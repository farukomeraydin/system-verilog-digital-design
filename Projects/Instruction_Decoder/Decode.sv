==> flow/design.v <==
module p1 (
input logic clk, reset,  
input logic [31:0] komut,
output logic [6:0] opcode,
output logic [3:0] aluop,
output logic [4:0] rs1,
output logic [4:0] rs2,
output logic [31:0] rs1_data,
output logic [31:0] rs2_data,
output logic [4:0] rd,
output logic [31:0] imm,
output logic hata
);
logic [31:0] komutreg;
logic [3:0] aluopreg;
logic [6:0] opcodereg;
logic [4:0] rs1reg;
logic [4:0] rs2reg;
logic [31:0] rs1_datareg;
logic [31:0] rs2_datareg;
logic [4:0] rdreg;
logic [31:0] immreg;
logic hatareg;
generate
always_ff @(posedge clk) begin
komutreg <= komut;
opcode <= opcodereg;
rs1 <= rs1reg;
rs2 <= rs2reg;
rs1_data <= rs1_datareg;
rs2_data <= rs2_datareg;
rd <= rdreg;
imm <= immreg;
hata <= hatareg;
aluop <= aluopreg;
end
endgenerate
assign opcodereg = komutreg[6:0] ; 
assign rs1_datareg = 32'b0;
assign rs2_datareg = 32'b0;
always @ ("*")
begin
hatareg = 0;
 if(opcodereg == 7'b0000001)  
 begin
 rs1reg = komutreg[19:15];
 rs2reg = komutreg[24:20];
 rdreg = komutreg[11:7] ;
 aluopreg = {komutreg[30],komutreg[14],komutreg[13],komutreg[12]};
 immreg = 32'b0;
 end
 else if(opcodereg == 7'b0000011)  
 begin
 rs1reg = komutreg[19:15];
 rdreg = komutreg[11:7] ;
 aluopreg = {1'b0,komutreg[14],komutreg[13],komutreg[12] };
 immreg = {20'b0 , komutreg[31:20] };
 rs2reg = 5'b0; 
 end
 else if(opcodereg == 7'b0000111)  
 begin
 rdreg = komutreg[11:7] ;
 immreg = {12'b0 , komutreg[31:12] };
 rs1reg = 5'b0; 
 rs2reg = 5'b0;
 aluopreg = 4'b0;
 end
 else if(opcodereg == 7'b0001111)  
 begin
 rs1reg = komutreg[19:15];
 rs2reg = komutreg[24:20];
 aluopreg = {1'b0,komutreg[14],komutreg[13],komutreg[12]};
 immreg = {19'b0,komutreg[31:25],komutreg[11:7],1'b0};
 rdreg = 5'b0; 
 end
 else
 begin
 hatareg = 1;
 rs1reg = komutreg[19:15];
 rs2reg = komutreg[24:20];
 aluopreg = {1'b0,komutreg[14],komutreg[13],komutreg[12]};
 immreg = {19'b0,komutreg[31:25],komutreg[11:7],1'b0};
 rdreg = 5'b0;
 end
end
endmodule
# Step by step through the tools: p1
# What the tools print for p1, step after step.
# Line numbers count from 1 in the design file above.
# Library cell names are shortened.
# Not given: n/a
# setup
top,p1
clock_port,clk
cell_library,sky130hd
corner,tt_025C_1v80

# Word level
# Source: Yosys, flattened and elaborated, memories not mapped. Widths are those after wreduce. Registers that Yosys merges into a memory's read port (data or address) are not register bits. Print and check cells do not count. Equal cells are merged and count once.
# word_totals
register_bits,79
latch_bits,0
mem_bits_rw,0
mem_bits_ro,0
clocked_rd_ports_x_width,0
memories,0
inputBits,34
word_cells,33
# classes
n_addsub,0
mul,0
div_mod_pow,0
n_cmp,0
equal,4
n_shift,0
muxes,15
bitwise,1
n_reduce_logical,3
# op_table
cell,n
5-bit 2-to-1 mux,9
13-bit 2-to-1 mux,1
12-bit 2-to-1 mux,1
7-bit by 1-bit == test with 1-bit output (second input constant),1
7-bit by 2-bit == test with 1-bit output (second input constant),1
7-bit by 3-bit == test with 1-bit output (second input constant),1
7-bit by 4-bit == test with 1-bit output (second input constant),1
3-bit OR reduction,2
3-bit 2-to-1 mux,2
4-bit 2-to-1 mux,1
2-bit OR reduction,1
1-bit inverter,1
1-bit 2-to-1 mux,1

# Longest topological paths
# Depth = most cells in a row (Yosys ltp): at word level without a register or memory, in the mapped netlist without a sequential cell, where the memories' decode and read muxes count.
# depth
ltp_word,4
ABC_AREA,0
depth_mapped,5

# Mapped cells and area
# The flow's flattened synthesis, as Yosys stat reports it; memories are mapped. The netlist is that of the ABC_AREA named above (0 if unset); the other value can give another one.
# by_type
type,n,type_area_um2
dfxtp_1,79,1.58E+03
buf_4,76,570.547
mux2i_1,12,120.115
and2_1,17,106.352
o2bb2ai_1,11,96.342
nor2b_1,6,37.536
and2b_1,3,22.522
nor4b_1,2,17.517
or4b_4,1,13.763
buf_6,1,11.261
nand2_1,3,11.261
or3_4,1,11.261
buf_2,2,10.01
nor3_2,1,10.01
nand3b_1,1,7.507
o211ai_1,1,7.507
nand2b_1,1,6.256
a21oi_1,1,5.005
# Other cell types: 8; their cells: 8.
# synth_totals
cells,227
yosys_area_um2,2680.1
seq_area_um2,1581.5
ff_cells,79
buf_cells,81

# Path before layout
# Path of least setup slack by OpenSTA after synthesis, without wires, with an ideal clock, recovery checks aside; 20% of the period is set as input and as output delay. Where synthesis merged equal registers, the netlist keeps one of their names.
# synth_path
path_kind,register to register
from,register komutreg[5]
to,register imm[10]
period_ns,3.38
setup_ns,0.125
t_first_pin_ns,0.000
t_arrival_ns,1.467
required_time_ns,3.255
path_slack_ns,1.788
delay_ns,1.592
driving_pins,5
n_path_buf,1
period_less_setup_slack_ns,1.592
# "delay_ns" is the arrival time less input delay plus setup time.
# "driving_pins" counts driving pins, that of a launching flip-flop among them; a cell with two outputs on the path counts twice.
# "period_less_setup_slack_ns" = period - worst setup slack (recovery checks aside). The figure is calculated, with input and output delays left at 20% of the set period.
# Between the ends stands the longest chain of elaborated cells between them, by number of cells; it is not shown to be the way that was timed. Of several equally long chains one is given.
# A line is the first line of the expression or statement that the cell stems from. Yosys adds cells for indexed reads and writes and turns some case tables into memories.
# synth_between
path_cell_list,dfxtp_1 or4b_4 or3_4 buf_6 o2bb2ai_1
elab_chain_len,3
cone_cells,5
cone_lines,3
# synth_rtl
element,line,rtl
"start, declared",14,logic [31:0] komutreg;
"start, assigned",26,komutreg <= komut;
7-bit by 3-bit == test with 1-bit output,60,else if(opcodereg == 7'b0000111)
13-bit 2-to-1 mux,60,
12-bit 2-to-1 mux,52,else if(opcodereg == 7'b0000011)
"end, assigned",33,imm <= immreg;
"end, declared",11,"output logic [31:0] imm,"

# Path in the finished layout
# From the final timing report of entry A: the path of least setup slack in the routed layout; clock arrival at registers is part of the times.
# layout_path
path_kind,register to output
from,register rd[3]
to,output port rd[3]
period_ns,1.89
output_delay_ns,0.38
t_first_pin_ns,0.33
t_arrival_ns,1.25
required_time_ns,1.51
path_slack_ns,0.26
driving_pins,2
n_path_buf,1
# layout_between
path_cell_list,dfxtp_1 clkdlybuf4s50_1
elab_chain_len,0
cone_cells,0
cone_lines,0
# layout_rtl
element,line,rtl
"start, declared",10,"output logic [4:0] rd,"
"start, assigned",32,rd <= rdreg;
"end, declared",10,

# Design p1 on sky130hd. What follows are 2 stored runs of the flow, each under its own settings; their order means nothing. The constraints put input and output delay at 20% of the set period each and load the outputs with 0.01 pF.
# "achievedPeriod_ns" is the run's clock period less its worst setup slack. It is reckoned from that one timing run; input and output delays stay at 20% of the period that was set.
# "worst_path_allowed_less_slack_ns" is the time allowed to the run's worst setup path (the clock period less input and output delay, where it has them) less its slack. Clock arrival times count: a late capture clock shortens it, a late launch clock lengthens it.
# "final_power_mw" rests on the timing tool's default activity at the inputs, not on a simulated workload.
# Settings: -- = not set for that run.
stored run,period_ns,CORE_UTILIZATION,CAP_MARGIN,CORE_MARGIN,SLEW_MARGIN,SETUP_SLACK_MARGIN,PLACE_DENSITY,HOLD_SLACK_MARGIN,CTS_CLUSTER_DIAMETER,stdcell_area_um2,timing.setup.ws_ns,util_pct,achievedPeriod_ns,total_negative_slack_ns,yosys.chip_area_um2,final_power_mw,dieArea_um2,worst_path_allowed_less_slack_ns,critical_path_type,ws_hold_ns
entry A,1.89,66,20,2,20,--,--,--,--,3432.0,0.261,87.1,1.629,0.000,2680.1,3.244,4586.7,1.25,register to output,0.359
entry B,1.13,68,20,5,15,-0.05,0.78,0.0,219,3628.5,-0.590,96.9,1.720,-20.160,2680.1,5.497,5296.9,1.72,register to register,0.316
